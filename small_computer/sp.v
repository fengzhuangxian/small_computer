==> flow/design.v <==
module sp(pp,ph,sm,clk,ad);
input pp, ph,clk,sm;
output [7:0] ad;
reg [7:0] top=8'hFF;
reg [7:0] air=8'hFE;
always @(posedge clk)
begin
	if(ph==1'b1&&sm==1'b0)
	begin
	top<=top-8'h01;
	air<=air-8'h01;
	end;
	if(pp==1'b1&&sm==1'b0)
	begin
	top<=top+8'h01;
	air<=air+8'h01;
	end;
end
assign ad=ph?air:
			pp?top:
			8'hzz;
endmodule
### Reports on sp

What the tools print for sp, step after step.
Lines are those of the file above, counted from 1.
Operators carry their Yosys type and port widths (W data, S select, Z words).
Cell names lack the library's common part.
The mark -- stands for no value.

* design top: sp
* clock: clk
* library: sky130hd
* corner: tt_025C_1v80

### Word level

Counts by Yosys on the flattened word-level netlist (proc, flatten, opt, wreduce; memories kept). Register bits leave out memories and registers merged into their read ports (data or address). Print and check cells are left out. Cells with the same type and inputs are merged into one.

* cells after elaboration: 16
* input bits: 4
* flip-flop bits (word level): 16

* add/subtract/negate cells: 4
* reductions and logical operators: 3
* multiplexer cells: 6
* bitwise gates (word level): 1

Operators with widths (number)
* $mux W8: 6
* $add A8 B1 Y8 const B: 2
* $sub A8 B1 Y8 const B: 2
* $logic_and A1 B1 Y1: 2
* $reduce_bool A2 Y1: 1
* $not A1 Y1: 1

### Logic depth

Yosys ltp: most cells in a row. Word level: on the elaborated netlist, between registers, memories and ports. Mapped: between sequential cells and ports; inverters and the memories' decode and read muxes count.

* depth after elaboration: 4
* ABC_AREA: 0
* depth in mapped cells: 6
* depth with buffers taken out: 6

### Netlist

The flow's flattened synthesis, as Yosys stat reports it; memories are mapped. The netlist is that of the ABC_AREA named above (0 if unset); the other value can give another one.
Totals and module areas in this step are rounded.

* flip-flops: 16
* standard cells after synthesis: 91
* area of sequential cells: 480 um2
* buffers: 1
* cell area after synthesis: 1100 um2

Cells by type
* edfxtp_1: number 16, area in all 480.461 um2
* ha_1: number 12, area in all 150.144 um2
* xnor2_1: number 10, area in all 87.584 um2
* mux2_2: number 7, area in all 78.826 um2
* a21oi_1: number 8, area in all 40.038 um2
* fa_1: number 2, area in all 40.038 um2
* xor2_1: number 4, area in all 35.034 um2
* nand2_1: number 7, area in all 26.275 um2
* o31ai_2: number 2, area in all 25.024 um2
* a21oi_2: number 2, area in all 17.517 um2
* a21o_1: number 2, area in all 15.014 um2
* inv_1: number 4, area in all 15.014 um2
* nor2_1: number 4, area in all 15.014 um2
* o211ai_1: number 2, area in all 15.014 um2
* o21a_1: number 2, area in all 15.014 um2
* nor2b_1: number 2, area in all 12.512 um2
* o21ai_1: number 2, area in all 10.01 um2
* nand2b_1: number 1, area in all 6.256 um2

Other cell types: 2; their cells: 2.

### Timing after synthesis

Path of least setup slack by OpenSTA after synthesis, without wires, with an ideal clock, recovery checks aside; 20% of the period is set as input and as output delay. Where synthesis merged equal registers, the netlist keeps one of their names.

* path kind: input to register
* from: input sm
* to: register top[6]
* path buffers: 0
* setup slack: 231 ps
* arrival: 1882 ps
* path delay: 1666 ps
* setup time: 258 ps
* stages: 6
* period: 2370 ps
* data required time: 2112 ps
* synthesis period reached: 2139 ps

"path delay" = arrival - input delay + setup time.
"stages" counts driving pins, that of a launching flip-flop among them; a cell with two outputs on the path counts twice.
"synthesis period reached" is the clock period less the worst setup slack; recovery checks do not enter. This is arithmetic on one report: input and output delays are still those of the set period (20% each).
Between the ends stands the longest chain of elaborated cells between them, by number of cells; it is not shown to be the way that was timed. Of several equally long chains one is given.
Each line given opens the expression or statement behind the cell; cells for indexed reads and writes are added by Yosys, which also makes memories of some case tables.
Ways into the end's enable are left out, as the timed path ends at the data pin.

* cell sequence: nand2b_1 -> fa_1 -> a21oi_1 -> o211ai_1 -> a21oi_1 -> xnor2_1
* cells in the longest elaborated chain: 4

Ends and longest elaborated chain, post-synthesis
* start: declaration: RTL line 2 `input pp, ph,clk,sm;`
* $not A1 Y1: RTL line 8 `if(ph==1'b1&&sm==1'b0)`
* $logic_and A1 B1 Y1: RTL line 8
* $mux W8: RTL line 8
* $mux W8: RTL line 13 `if(pp==1'b1&&sm==1'b0)`
* end: assignment: RTL line 10 `top<=top-8'h01;`
* end: assignment: RTL line 15 `top<=top+8'h01;`
* end: declaration: RTL line 4 `reg [7:0] top=8'hFF;`

### Worst path after layout

From the final timing report of flow run 1: the path of least setup slack in the routed layout; clock arrival at registers is part of the times.
The path's times are printed in steps of 10 ps; the period is the one set.

* path kind: input to output
* from: input ph
* to: output ad[4]
* stages: 4
* arrival: 1690 ps
* data required time: 1710 ps
* setup slack: 20 ps
* period: 2140 ps
* path buffers: 3

Between the ends stands the longest chain of elaborated cells between them, by number of cells; it is not shown to be the way that was timed. Of several equally long chains one is given.

* cell sequence: clkdlybuf4s50_1 -> buf_6 -> mux2_2 -> dlygate4sd2_1
* cells in the longest elaborated chain: 1

Ends and longest elaborated chain, after layout
* start: declaration: RTL line 2 `input pp, ph,clk,sm;`
* $mux W8: RTL line 19 `assign ad=ph?air:`
* end: declaration: RTL line 3 `output [7:0] ad;`

Ticket comment

sp through Yosys and OpenROAD on sky130hd: 2 stored runs, unordered, with their settings and measured results. The constraints put input and output delay at 20% of the set period each and load the outputs with 0.01 pF.
"clock period achieved" is the run's clock period less its worst setup slack. It is reckoned from that one timing run; input and output delays stay at 20% of the period that was set.
"time of the worst setup path" = time allowed to the worst setup path (clock period - input delay - output delay, where it has them) - its slack; a late launch clock adds to it, a late capture clock takes from it.
"total power after layout" is the tool's figure for a default switching activity; nothing was simulated.
"time of the worst setup path" is known to 10 ps.
Values from the reports are rounded here.

### Flow run 1

Settings: `period_ns=2.14`, `CORE_UTILIZATION=24`, `SETUP_SLACK_MARGIN=-0.08`, `PLACE_DENSITY_LB_ADDON=0.18`, `CELL_PAD_IN_SITES_GLOBAL_PLACEMENT=3`, `CELL_PAD_IN_SITES_DETAIL_PLACEMENT=0`, `ABC_AREA=0`, `CTS_CLUSTER_SIZE=15`, `CAP_MARGIN=25`, `SLEW_MARGIN=35`, `CORE_MARGIN=2`

- Total power after layout: 1.4 mW
- Clock period achieved: 2119 ps
- Die area: 5100 um2
- Worst hold slack in the final report: 660 ps
- Standard-cell area after layout: 1500 um2
- Post-synthesis cell area: 1100 um2
- Utilization after layout: 35%
- Time of the worst setup path: 1260 ps
- Critical path kind: input to output
- Summed negative setup slack: 0 ps
- Setup slack of the worst path: 21 ps

### Flow run 2

Settings: `period_ns=2.48`, `CORE_UTILIZATION=43`, `CAP_MARGIN=20`, `CORE_MARGIN=2`, `SLEW_MARGIN=20`

- Time of the worst setup path: 1430 ps
- Critical path kind: input to output
- Summed negative setup slack: 0 ps
- Worst hold slack in the final report: 650 ps
- Utilization after layout: 56%
- Total power after layout: 1.1 mW
- Clock period achieved: 2426 ps
- Post-synthesis cell area: 1100 um2
- Die area: 3000 um2
- Setup slack of the worst path: 54 ps
- Standard-cell area after layout: 1400 um2
