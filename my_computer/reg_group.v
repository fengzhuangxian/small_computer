==> flow/design.v <==
module reg_group
(we,clk,sr,dr,i,s,d);
input we,clk;
input[7:0] i;
input[1:0] sr,dr;
output reg[7:0] s,d;
reg[7:0] r0=8'h00;
reg[7:0] r1=8'b10101010;
reg[7:0] r2=8'b00000000;
reg[7:0] r3=8'b00000111;
always @(*)
begin
case(sr)
2'b00:s=r0;
2'b01:s=r1;
2'b10:s=r2;
2'b11:s=r3;
default:s=r3;
endcase
case(dr)
2'b00:d=r0;
2'b01:d=r1;
2'b10:d=r2;
2'b11:d=r3;
default:d=r3;
endcase
end
always@(negedge clk)
begin
case({we,dr})
3'b100:r0<=i;
3'b101:r1<=i;
3'b110:r2<=i;
3'b111:r3<=i;
endcase
end
endmodule 
Step by step through the tools: reg_group
Tool output for the design above, in the order of the flow. Line numbers count from 1 in the design file above. Operators carry their Yosys type and port widths (W data, S select, Z words). The mark - stands for no value.

Top module: reg_group. Clock input: clk. Library: sky130hd. Library corner: tt_025C_1v80.

After elaboration
Source: Yosys, flattened and elaborated, memories not mapped. Widths are those after wreduce; folded enables and synchronous resets count as part of the registers. Registers that Yosys merges into a memory's read port (data or address) are not register bits. Print and check cells do not count. Equal cells are merged and count once.

The figure for memories kept is 0. The figure for memory bits (writable) is 0. For bits in registers the number is 32. For output and inout port bits the number is 16. ROM bits: 0. Word width x clocked read ports: 0. The figure for word-level cells is 18. The figure for bits in latches is 0.

The figure for shift-type cells is 0. For $add $sub $neg the number is 0. The figure for multiply operators is 0. Reduce/logical cells: 2. Under mux-type cells stands 2. Under eq/ne operators stands 10. Bitwise operators: 0. For divide/modulo/power cells the number is 0. The entry for magnitude comparators reads 0.

Operators with widths (number): $pmux W8 S4 (2); $eq A3 B3 Y1 const B (4); $eq A2 B2 Y1 const B (4); $eq A2 B1 Y1 const B (2); $logic_not A2 Y1 (2).

Logic depth
Yosys ltp: most cells in a row. Word level: on the elaborated netlist, between registers, memories and ports. Mapped: between sequential cells and ports; inverters and the memories' decode and read muxes count.

Word-level depth: 2. For ABC_AREA the number is 0. For mapped depth the number is 2. The entry for gate-level depth less buffers reads 1.

Synthesis result
Source: synth_stat.txt of the flow (Yosys; design flattened, memories mapped). It holds for the ABC_AREA given above (unset counts as 0); a run with the other value may have another netlist.

Cells by type: sky130_fd_sc_hd__edfxtp_1 (number 32, area in all 960.922 µm²); sky130_fd_sc_hd__mux4_2 (number 14, area in all 315.302 µm²); sky130_fd_sc_hd__mux4_1 (number 2, area in all 52.55 µm²); sky130_fd_sc_hd__buf_6 (number 2, area in all 22.522 µm²); sky130_fd_sc_hd__and3b_2 (number 2, area in all 20.019 µm²); sky130_fd_sc_hd__and3_2 (number 1, area in all 7.507 µm²); sky130_fd_sc_hd__nor3b_1 (number 1, area in all 7.507 µm²); sky130_fd_sc_hd__buf_2 (number 1, area in all 5.005 µm²); sky130_fd_sc_hd__clkbuf_1 (number 1, area in all 3.754 µm²); sky130_fd_sc_hd__inv_1 (number 1, area in all 3.754 µm²).

Under cells in the netlist stands 57. Buffers: 4. Flip-flop cells: 32. For cell area after synthesis the number is 1398.8 µm². Sequential part of the area: 960.9 µm².

Top module reg_group; platform sky130hd; tools Yosys and OpenROAD; 2 stored runs in no particular order. Input and output delays are each 20% of the period that was set; the output load is 0.01 pF.

Files of job 1:
==> flow/run.sh <==
#!/bin/bash
# the make line also repeats the synthesis and layout settings of config.mk as NAME=value (left out here)
make -C /OpenROAD-flow-scripts/flow DESIGN_CONFIG=/design/flow/config.mk WORK_HOME=/design/flow/orfs CLKGATE_MAP_FILE= finish
==> flow/config.mk <==
export PLATFORM = sky130hd
export DESIGN_NAME = reg_group
export DESIGN_NICKNAME = reg_group
export VERILOG_FILES = /design/flow/design.v
export SDC_FILE = /design/flow/constraint.sdc
export NUM_CORES = 4
export LEC_CHECK = 0
export CAP_MARGIN = 20
export CELL_PAD_IN_SITES_DETAIL_PLACEMENT = 2
export CELL_PAD_IN_SITES_GLOBAL_PLACEMENT = 2
export CORE_MARGIN = 2
export CORE_UTILIZATION = 72
export CTS_CLUSTER_DIAMETER = 144
export CTS_CLUSTER_SIZE = 67
export SLEW_MARGIN = 20
==> flow/constraint.sdc <==
create_clock -name core_clock -period 4.89 [get_ports {clk}]
set_input_delay 0.9780 -clock core_clock [delete_from_list [all_inputs] [get_ports {clk}]]
set_output_delay 0.9780 -clock core_clock [all_outputs]
set_load 0.01 [all_outputs]

Outcome of job 1: stopped before the end: placement reported GPL-0301.

Files of job 2:
==> flow/run.sh <==
#!/bin/bash
# the make line also repeats the synthesis and layout settings of config.mk as NAME=value (left out here)
make -C /OpenROAD-flow-scripts/flow DESIGN_CONFIG=/design/flow/config.mk WORK_HOME=/design/flow/orfs CLKGATE_MAP_FILE= finish
==> flow/config.mk <==
export PLATFORM = sky130hd
export DESIGN_NAME = reg_group
export DESIGN_NICKNAME = reg_group
export VERILOG_FILES = /design/flow/design.v
export SDC_FILE = /design/flow/constraint.sdc
export NUM_CORES = 4
export LEC_CHECK = 0
export CAP_MARGIN = 20
export CELL_PAD_IN_SITES_DETAIL_PLACEMENT = 0
export CELL_PAD_IN_SITES_GLOBAL_PLACEMENT = 1
export CORE_ASPECT_RATIO = 0.7
export CORE_MARGIN = 9
export CORE_UTILIZATION = 69
export GPL_ROUTABILITY_DRIVEN = 1
export SETUP_SLACK_MARGIN = 1.5
export SLEW_MARGIN = 20
==> flow/constraint.sdc <==
create_clock -name core_clock -period 5.09 [get_ports {clk}]
set_input_delay 1.0180 -clock core_clock [delete_from_list [all_inputs] [get_ports {clk}]]
set_output_delay 1.0180 -clock core_clock [all_outputs]
set_load 0.01 [all_outputs]

Outcome of job 2: stopped before the end: placement reported GPL-0301.
